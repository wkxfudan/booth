==> flow/design.v <==
`timescale 1ns/1ps
module booth_fsm
# (parameter DATAWIDTH = 32)
(
  input                        clk,
  input                        rstn,
  input                        en,
  input        [DATAWIDTH-1:0] multiplier,                            
  input        [DATAWIDTH-1:0] multiplicand,
  output reg                   done,
  output reg [2*DATAWIDTH-1:0] product
);
parameter   IDLE   = 2'b00,
            ADD    = 2'b01,
            SHIFT  = 2'b11,
            OUTPUT = 2'b10;
reg  [1:0]              current_state, next_state;   
reg  [2*DATAWIDTH+1:0]  a_reg,s_reg,p_reg,sum_reg;   
reg  [DATAWIDTH-1:0]    iter_cnt;                    
wire [DATAWIDTH:0]      multiplier_neg;              
wire [2*DATAWIDTH+1:0]  data_in1,data_in2,sum;
adder_66 adder1(
  .A(data_in1),
  .B(data_in2),
  .S(sum),
  .c66()
);
always @(posedge clk or negedge rstn)
  if (!rstn) current_state <= IDLE;
  else current_state <= next_state;
always @(*) begin
  next_state = 2'bx;
  case (current_state)
    IDLE  : if (en) next_state <= ADD;
            else    next_state <= IDLE;
    ADD   : next_state <= SHIFT;
    SHIFT : if (iter_cnt==DATAWIDTH) next_state <= OUTPUT;
            else            next_state <= ADD;
    OUTPUT: next_state <= IDLE;
  endcase
end
assign multiplier_neg = -{multiplier[DATAWIDTH-1],multiplier}; 
assign data_in1 =     p_reg;
assign data_in2 =    (p_reg[1:0]==2'b01)?a_reg: 
                     (p_reg[1:0]==2'b10)?s_reg: 
                                      0;        
always @(posedge clk or negedge rstn) begin
  if (!rstn) begin
    {a_reg,s_reg,p_reg,iter_cnt,done,sum_reg,product} <= 0;
  end else begin
  case (current_state)
    IDLE :  begin
      a_reg    <= {multiplier[DATAWIDTH-1],multiplier,{(DATAWIDTH+1){1'b0}}};
      s_reg    <= {multiplier_neg,{(DATAWIDTH+1){1'b0}}};
      p_reg    <= {{(DATAWIDTH+1){1'b0}},multiplicand,1'b0};
      iter_cnt <= 0;
      done     <= 1'b0;
    end
    ADD  :  begin
      sum_reg <= sum;
      iter_cnt <= iter_cnt + 1;
    end
    SHIFT :  begin
      p_reg <= {sum_reg[2*DATAWIDTH+1],sum_reg[2*DATAWIDTH+1:1]};  
    end
    OUTPUT : begin
      product <= p_reg[2*DATAWIDTH:1];
      done <= 1'b1;
    end
  endcase
 end
end
endmodule
module adder(X,Y,Cin,F,Cout);
  input X,Y,Cin;
  output F,Cout;
  assign F = X ^ Y ^ Cin;
  assign Cout = (X ^ Y) & Cin | X & Y;
endmodule 
module CLA(c0,c1,c2,c3,c4,p1,p2,p3,p4,g1,g2,g3,g4);
	 input c0,g1,g2,g3,g4,p1,p2,p3,p4;
	 output c1,c2,c3,c4;
	 assign c1 = g1 ^ (p1 & c0),
	        c2 = g2 ^ (p2 & g1) ^ (p2 & p1 & c0),
			c3 = g3 ^ (p3 & g2) ^ (p3 & p2 & g1) ^ (p3 & p2 & p1 & c0),
			c4 = g4 ^ (p4 & g3) ^ (p4 & p3 & g2) ^ (p4 & p3 & p2 & g1) ^ (p4 & p3 & p2 & p1 & c0);
endmodule 
module adder_4(x,y,c0,c4,F,Gm,Pm);
      input [4:1] x;
	  input [4:1] y;
	  input c0;
	  output c4,Gm,Pm;
	  output [4:1] F;
	  wire p1,p2,p3,p4,g1,g2,g3,g4;
	  wire c1,c2,c3;
	  adder adder1(
	             .X(x[1]),
					 .Y(y[1]),
					 .Cin(c0),
					 .F(F[1]),
					 .Cout()
				);
	  adder adder2(
	             .X(x[2]),
					 .Y(y[2]),
					 .Cin(c1),
					 .F(F[2]),
					 .Cout()
				);	
	  adder adder3(
	             .X(x[3]),
					 .Y(y[3]),
					 .Cin(c2),
					 .F(F[3]),
					 .Cout()
				);
	  adder adder4(
	             .X(x[4]),
					 .Y(y[4]),
					 .Cin(c3),
					 .F(F[4]),
					 .Cout()
				);		
		CLA CLA(
			.c0(c0),
			.c1(c1),
			.c2(c2),
			.c3(c3),
			.c4(c4),
			.p1(p1),
			.p2(p2),
			.p3(p3),
			.p4(p4),
			.g1(g1),
			.g2(g2),
			.g3(g3),
			.g4(g4)
		);
  assign   p1 = x[1] ^ y[1],	  
           p2 = x[2] ^ y[2],
		   p3 = x[3] ^ y[3],
		   p4 = x[4] ^ y[4];
  assign   g1 = x[1] & y[1],
           g2 = x[2] & y[2],
		   g3 = x[3] & y[3],
		   g4 = x[4] & y[4];
  assign Pm = p1 & p2 & p3 & p4,
         Gm = g4 ^ (p4 & g3) ^ (p4 & p3 & g2) ^ (p4 & p3 & p2 & g1);
endmodule 
module adder_16(A,B,c0,c16,S,px,gx);
    input [16:1] A;
	input [16:1] B;
	input c0;
	output c16,gx,px;
	output [16:1] S;
	wire c4,c8,c12;
	wire Pm1,Gm1,Pm2,Gm2,Pm3,Gm3,Pm4,Gm4;
	adder_4 adder1(
	     .x(A[4:1]),
		  .y(B[4:1]),
		  .c0(c0),
		  .c4(),
		  .F(S[4:1]),
		  .Gm(Gm1),
		  .Pm(Pm1)
	);
	adder_4 adder2(
	     .x(A[8:5]),
		  .y(B[8:5]),
		  .c0(c4),
		  .c4(),
		  .F(S[8:5]),
		  .Gm(Gm2),
		  .Pm(Pm2)
	);
    adder_4 adder3(
	     .x(A[12:9]),
		  .y(B[12:9]),
		  .c0(c8),
		  .c4(),
		  .F(S[12:9]),
		  .Gm(Gm3),
		  .Pm(Pm3)
	);
    adder_4 adder4(
	     .x(A[16:13]),
		  .y(B[16:13]),
		  .c0(c12),
		  .c4(),
		  .F(S[16:13]),
		  .Gm(Gm4),
		  .Pm(Pm4)
	);
	CLA CLA(
		.c0(c0),
		.c1(c4),
		.c2(c8),
        .c3(c12),
		.c4(c16),
		.p1(Pm1),
		.p2(Pm2),
		.p3(Pm3),
		.p4(Pm4),
		.g1(Gm1),
		.g2(Gm2),
		.g3(Gm3),
		.g4(Gm4)
	);
    assign  px = Pm1 & Pm2 & Pm3 & Pm4,
	        gx = Gm4 ^ (Pm4 & Gm3) ^ (Pm4 & Pm3 & Gm2) ^ (Pm4 & Pm3 & Pm2 & Gm1);
endmodule 
module adder_64(A,B,c0,c64,S,px,gx);
     input [64:1] A;
	 input [64:1] B;
     input c0;
	 output [64:1] S;
	 output c64,px,gx;
	 wire px1,gx1,px2,gx2,px3,gx3,px4,gx4;
	 wire c16,c32,c48,c64;
  adder_16 adder1(
      .A(A[16:1]),
		.B(B[16:1]),
		.c0(c0),
        .c16(),
		.S(S[16:1]),
		.px(px1),
		.gx(gx1)
	);
  adder_16 adder2(
        .A(A[32:17]),
		  .B(B[32:17]),
		  .c0(c16),
          .c16(),
		  .S(S[32:17]),
		  .px(px2),
		  .gx(gx2)
	);
  adder_16 adder3(
      .A(A[48:33]),
		.B(B[48:33]),
		.c0(c32),
        .c16(),
		.S(S[48:33]),
		.px(px3),
		.gx(gx3)
	);
  adder_16 adder4(
        .A(A[64:49]),
		  .B(B[64:49]),
		  .c0(c48),
          .c16(),
		  .S(S[64:49]),
		  .px(px4),
		  .gx(gx4)
	);
	CLA CLA(
		.c0(c0),
		.c1(c16),
		.c2(c32),
		.c3(c48),
		.c4(c64),
		.p1(px1),
		.p2(px2),
		.p3(px3),
		.p4(px4),
		.g1(gx1),
		.g2(gx2),
		.g3(gx3),
		.g4(gx4)
	);
    assign  px = px1 & px2 & px3 & px4,
	        gx = gx4 ^ (px4 & gx3) ^ (px4 & px3 & gx2) ^ (px4 & px3 & px2 & gx1);
endmodule 
module adder_66 (
    input [66:1] A,
    input [66:1] B,
    output [66:1] S,
    output c66
);
wire c64,c65,px1, gx1;
adder_64 adder1(
        .A(A[64:1]),
		.B(B[64:1]),
		.c0(1'b0),
        .c64(c64),
		.S(S[64:1]),
		.px(px1),
		.gx(gx1)
    );
adder adder2(
        .X(A[65]),
		.Y(B[65]),
		.Cin(c64),
		.F(S[65]),
		.Cout(c65)
	);	
adder adder3(
        .X(A[66]),
		.Y(B[66]),
		.Cin(c65),
		.F(S[66]),
		.Cout(c66)
	);
endmodule
### Reports on booth_fsm

Tool output for the design above, in the order of the flow.
Line numbers count from 1 in the design file above.
Library cell names are shortened.
The mark n/a stands for no value.

| inputs | value |
|---|---|
| design top | booth_fsm |
| clock input | clk |
| library | sky130hd |
| corner | tt_025C_1v80 |

### After elaboration

Source: Yosys, flattened and elaborated, memories not mapped. Widths are those after wreduce. Registers that Yosys merges into a memory's read port (data or address) are not register bits. Print and check cells do not count. Equal cells are merged and count once.

| operators by class | value |
|---|---|
| $add $sub $neg | 2 |
| equality and inequality tests | 6 |
| multiplexer cells | 8 |
| bitwise gates (word level) | 693 |
| reduce/logical cells | 4 |

Operators by type and width:

| cell | number |
|---|---|
| bitwise AND 1 bit | 381 |
| bitwise XOR 1 bit | 311 |
| parallel mux 66 bit (select 2 bit) | 1 |
| 2-to-1 mux 66 bit | 2 |
| parallel mux 32 bit (select 2 bit) | 1 |
| negation 33 bit | 1 |
| adder 32 x 1 -> 32 bit with constant B | 1 |
| equality test 32 x 6 -> 1 bit with constant B | 1 |
| parallel mux 2 bit (select 4 bit) | 1 |
| equality test 2 bit with constant B | 3 |
| nonzero test 2 bit | 3 |
| equality test 2 x 1 -> 1 bit with constant B | 2 |
| logical NOT 2 bit | 1 |
| parallel mux 1 bit (select 2 bit) | 1 |
| 2-to-1 mux 2 bit | 1 |
| OR 1 bit | 1 |
| 2-to-1 mux 1 bit | 1 |

| word-level totals | value |
|---|---|
| register bits after elaboration | 296 |
| input port bits | 67 |
| output and inout bits | 65 |
| elaborated cells | 721 |

### Logic depth

Longest topological path by Yosys (ltp), each cell counted once; first at word level (registers and memories cut), then after technology mapping (sequential cells cut; the memories' decode and read muxes count).

| depth | value |
|---|---|
| depth in word-level cells | 20 |
| ABC_AREA | 0 |
| gate-level depth with buffers | 26 |
| mapped depth without buffers | 22 |

### Netlist

Source: synth_stat.txt of the flow (Yosys; design flattened, memories mapped). It holds for the ABC_AREA given above (unset counts as 0); a run with the other value may have another netlist.
The area totals of this step are shown rounded.

| mapped netlist | value |
|---|---|
| cell count | 1182 |
| chip area (Yosys) | 14000 µm² |
| sequential area | 7400 µm² |
| flip-flops | 295 |
| buffers | 59 |

Cells by type:

| cell | number | total area (µm²) |
|---|---|---|
| dfrtp_1 | 294 | 7.36E+03 |
| mux2_2 | 177 | 1.99E+03 |
| a22o_1 | 56 | 490.47 |
| xnor2_1 | 55 | 481.712 |
| mux2i_1 | 44 | 440.422 |
| ha_1 | 34 | 425.408 |
| o21ai_0 | 67 | 335.322 |
| nand2_1 | 87 | 326.563 |
| xor2_1 | 22 | 192.685 |
| nand3_1 | 38 | 190.182 |
| fa_1 | 9 | 180.173 |
| clkbuf_1 | 47 | 176.419 |
| nor2_1 | 33 | 123.869 |
| inv_1 | 27 | 101.347 |
| a21oi_1 | 17 | 85.082 |
| nand4_1 | 13 | 81.328 |
| nor3_1 | 15 | 75.072 |
| nor4_1 | 12 | 75.072 |

Not listed: further types 43, cells in them 135.
The figures by module come from a second, unflattened synthesis with its own total; it is not the netlist above.

| unflattened totals | value |
|---|---|
| cell total of the unflattened synthesis | 1901 |
| area (unflattened synthesis) | 21000 µm² |

Each row is one instance without its submodules.

Modules:

| module | instances | cells | area (µm²) | sequential area (µm²) |
|---|---|---|---|---|
| booth_fsm | 1 | 1035 | 13000 | 7400 |
| CLA | 21 | 27 | 220 | 0.0 |
| adder_4 | 16 | 12 | 130 | 0.0 |
| adder | 66 | 1 | 20 | 0.0 |
| adder_16 | 4 | 8 | 80 | 0.0 |
| adder_64 | 1 | 8 | 80 | 0.0 |
| adder_66 | 1 | 1 | 3.8 | 0.0 |

### Timing after synthesis

Path of least setup slack by OpenSTA after synthesis, without wires, with an ideal clock, recovery checks aside; 20% of the period is set as input and as output delay. Where synthesis merged equal registers, the netlist keeps one of their names.

| timing path post-synthesis | value |
|---|---|
| path kind | register -> register |
| start | register p_reg[1] |
| end | register sum_reg[65] |
| clock period | 11500 ps |
| library setup time | 125 ps |
| launch time at the first pin | 0 ps |
| arrival time | 5579 ps |
| required time | 11375 ps |
| path slack | 5796 ps |
| path delay | 5704 ps |
| stages | 27 |
| path buffers | 4 |
| period reached after synthesis | 5704 ps |

"path delay" = arrival - input delay + setup time.
"stages" counts driving pins, that of a launching flip-flop among them; a cell with two outputs on the path counts twice.
"period reached after synthesis" is the clock period less the worst setup slack; recovery checks do not enter. This is arithmetic on one report: input and output delays are still those of the set period (20% each).
Between the ends stands the longest chain of elaborated cells between them, by number of cells; it is not shown to be the way that was timed. Of several equally long chains one is given.
Each line given opens the expression or statement behind the cell; cells for indexed reads and writes are added by Yosys, which also makes memories of some case tables.

| between the ends, post-synthesis | value |
|---|---|
| cell sequence | dfrtp_1 nor2b_1 clkbuf_1 clkbuf_1 a22o_1 ha_1 buf_2 and2_1 o2111a_1 or4_1 a21oi_1 and3b_1 xor2_1 and3_4 buf_6 or4_4 a2111o_1 o211a_2 inv_1 o21ai_0 nand3_1 mux2i_1 xnor2_1 fa_1 xnor2_1 xnor2_1 mux2_2 |
| length of the longest elaborated chain | 19 |
| elaborated cells between the ends (all ways) | 359 |
| classes of those cells | eq/ne (2); mux (2); logic (355) |

RTL lines, path post-synthesis:

| item | line | RTL |
|---|---|---|
| from (decl) | 18 | `reg  [2*DATAWIDTH+1:0]  a_reg,s_reg,p_reg,sum_reg;` |
| from (assign) | 55 | `p_reg    <= {{(DATAWIDTH+1){1'b0}},multiplicand,1'b0};` |
| from (assign) | 64 | `p_reg <= {sum_reg[2*DATAWIDTH+1],sum_reg[2*DATAWIDTH+1:1]};` |
| equality test 2 bit | 45 | `(p_reg[1:0]==2'b10)?s_reg:` |
| 2-to-1 mux 66 bit | 45 |  |
| 2-to-1 mux 66 bit | 44 | `assign data_in2 =    (p_reg[1:0]==2'b01)?a_reg:` |
| bitwise XOR 1 bit | 142 | `p4 = x[4] ^ y[4];` |
| bitwise AND 1 bit | 148 | `Gm = g4 ^ (p4 & g3) ^ (p4 & p3 & g2) ^ (p4 & p3 & p2 & g1);` |
| bitwise XOR 1 bit x3 | 148 |  |
| bitwise AND 1 bit | 210 | `gx = Gm4 ^ (Pm4 & Gm3) ^ (Pm4 & Pm3 & Gm2) ^ (Pm4 & Pm3 & Pm2 & Gm1);` |
| bitwise XOR 1 bit x3 | 210 |  |
| bitwise AND 1 bit | 86 | `c4 = g4 ^ (p4 & g3) ^ (p4 & p3 & g2) ^ (p4 & p3 & p2 & g1) ^ (p4 & p3 & p2 & p1 & c0);` |
| bitwise XOR 1 bit x3 | 86 |  |
| bitwise AND 1 bit | 78 | `assign Cout = (X ^ Y) & Cin \| X & Y;` |
| OR 1 bit | 78 |  |
| bitwise XOR 1 bit | 77 | `assign F = X ^ Y ^ Cin;` |
| to (assign) | 60 | `sum_reg <= sum;` |
| to (decl) | 18 |  |

### Timing after layout

Path of least setup slack in the final report of record 1 (OpenROAD, finished layout, wires in). Where an end is a register, its clock arrival counts in the times.
The report prints the path's times to 10 ps; the period is as set.

| timing path after layout | value |
|---|---|
| path kind | register -> register |
| start | register p_reg[1] |
| end | register sum_reg[65] |
| clock period | 5690 ps |
| library setup time | 110 ps |
| launch time at the first pin | 550 ps |
| arrival time | 6190 ps |
| required time | 6120 ps |
| path slack | -70 ps |
| stages | 24 |
| path buffers | 1 |

Between the ends stands the longest chain of elaborated cells between them, by number of cells; it is not shown to be the way that was timed. Of several equally long chains one is given.

| between the ends, after layout | value |
|---|---|
| cell sequence | dfrtp_2 nor2b_4 buf_6 a22o_1 ha_4 and3b_1 o2111a_1 or3b_4 and3_4 nor4_4 xnor2_2 and3_4 or4_4 a2111o_1 o211a_2 inv_2 o21ai_0 nand3_1 mux2i_1 xnor2_1 fa_2 xnor2_2 xnor2_1 mux2_2 |
| length of the longest elaborated chain | 19 |
| elaborated cells between the ends (all ways) | 359 |
| classes of those cells | eq/ne (2); mux (2); logic (355) |

RTL lines, path after layout:

| item | line | RTL |
|---|---|---|
| from (decl) | 18 | `reg  [2*DATAWIDTH+1:0]  a_reg,s_reg,p_reg,sum_reg;` |
| from (assign) | 55 | `p_reg    <= {{(DATAWIDTH+1){1'b0}},multiplicand,1'b0};` |
| from (assign) | 64 | `p_reg <= {sum_reg[2*DATAWIDTH+1],sum_reg[2*DATAWIDTH+1:1]};` |
| equality test 2 bit | 45 | `(p_reg[1:0]==2'b10)?s_reg:` |
| 2-to-1 mux 66 bit | 45 |  |
| 2-to-1 mux 66 bit | 44 | `assign data_in2 =    (p_reg[1:0]==2'b01)?a_reg:` |
| bitwise XOR 1 bit | 142 | `p4 = x[4] ^ y[4];` |
| bitwise AND 1 bit | 148 | `Gm = g4 ^ (p4 & g3) ^ (p4 & p3 & g2) ^ (p4 & p3 & p2 & g1);` |
| bitwise XOR 1 bit x3 | 148 |  |
| bitwise AND 1 bit | 210 | `gx = Gm4 ^ (Pm4 & Gm3) ^ (Pm4 & Pm3 & Gm2) ^ (Pm4 & Pm3 & Pm2 & Gm1);` |
| bitwise XOR 1 bit x3 | 210 |  |
| bitwise AND 1 bit | 86 | `c4 = g4 ^ (p4 & g3) ^ (p4 & p3 & g2) ^ (p4 & p3 & p2 & g1) ^ (p4 & p3 & p2 & p1 & c0);` |
| bitwise XOR 1 bit x3 | 86 |  |
| bitwise AND 1 bit | 78 | `assign Cout = (X ^ Y) & Cin \| X & Y;` |
| OR 1 bit | 78 |  |
| bitwise XOR 1 bit | 77 | `assign F = X ^ Y ^ Cin;` |
| to (assign) | 60 | `sum_reg <= sum;` |
| to (decl) | 18 |  |

Lab notebook: booth_fsm

2 stored runs of booth_fsm in the flow (synthesis by Yosys, layout by OpenROAD, sky130hd cells), in arbitrary order. Constraints: input delay and output delay 20% of the set period each, output load 0.01 pF.
By "achieved clock period" is meant the clock period of the run minus its worst setup slack. This is arithmetic on one report: input and output delays are still those of the set period (20% each).
"critical path time" is the time allowed to the run's worst setup path (the clock period less input and output delay, where it has them) less its slack. Clock arrival times count: a late capture clock shortens it, a late launch clock lengthens it.
"critical path time" is given in steps of 10 ps.
Measured values are rounded.

#### Record 1

| setting | value |
|---|---|
| period_ns | `5.69` |
| CORE_UTILIZATION | `72` |
| SETUP_SLACK_MARGIN | `0.28` |
| CELL_PAD_IN_SITES_DETAIL_PLACEMENT | `0` |
| TNS_END_PERCENT | `40` |
| GPL_TIMING_DRIVEN | `1` |
| GPL_ROUTABILITY_DRIVEN | `0` |
| CAP_MARGIN | `35` |
| SLEW_MARGIN | `5` |
| MAX_ROUTING_LAYER | `met5` |
| CORE_MARGIN | `2` |

| result | value |
|---|---|
| Yosys chip area after synthesis | 14000 µm² |
| area of the die | 21000 µm² |
| standard-cell area of the final layout | 17000 µm² |
| utilization | 0.88 |
| smallest setup slack | -68 ps |
| achieved clock period | 5758 ps |
| critical path time | 5760 ps |
| kind of the worst setup path | register -> register |

#### Record 2

| setting | value |
|---|---|
| period_ns | `5.85` |
| CORE_UTILIZATION | `33` |
| PLACE_DENSITY_LB_ADDON | `0.2` |
| CORE_MARGIN | `6` |
| CELL_PAD_IN_SITES_GLOBAL_PLACEMENT | `1` |
| ABC_AREA | `1` |
| GPL_TIMING_DRIVEN | `1` |
| GPL_ROUTABILITY_DRIVEN | `0` |
| MIN_ROUTING_LAYER | `met2` |
| CAP_MARGIN | `20` |
| SLEW_MARGIN | `20` |

| result | value |
|---|---|
| Yosys chip area after synthesis | 15000 µm² |
| area of the die | 50000 µm² |
| standard-cell area of the final layout | 18000 µm² |
| utilization | 0.41 |
| smallest setup slack | 1300 ps |
| achieved clock period | 4522 ps |
| critical path time | 4520 ps |
| kind of the worst setup path | register -> register |
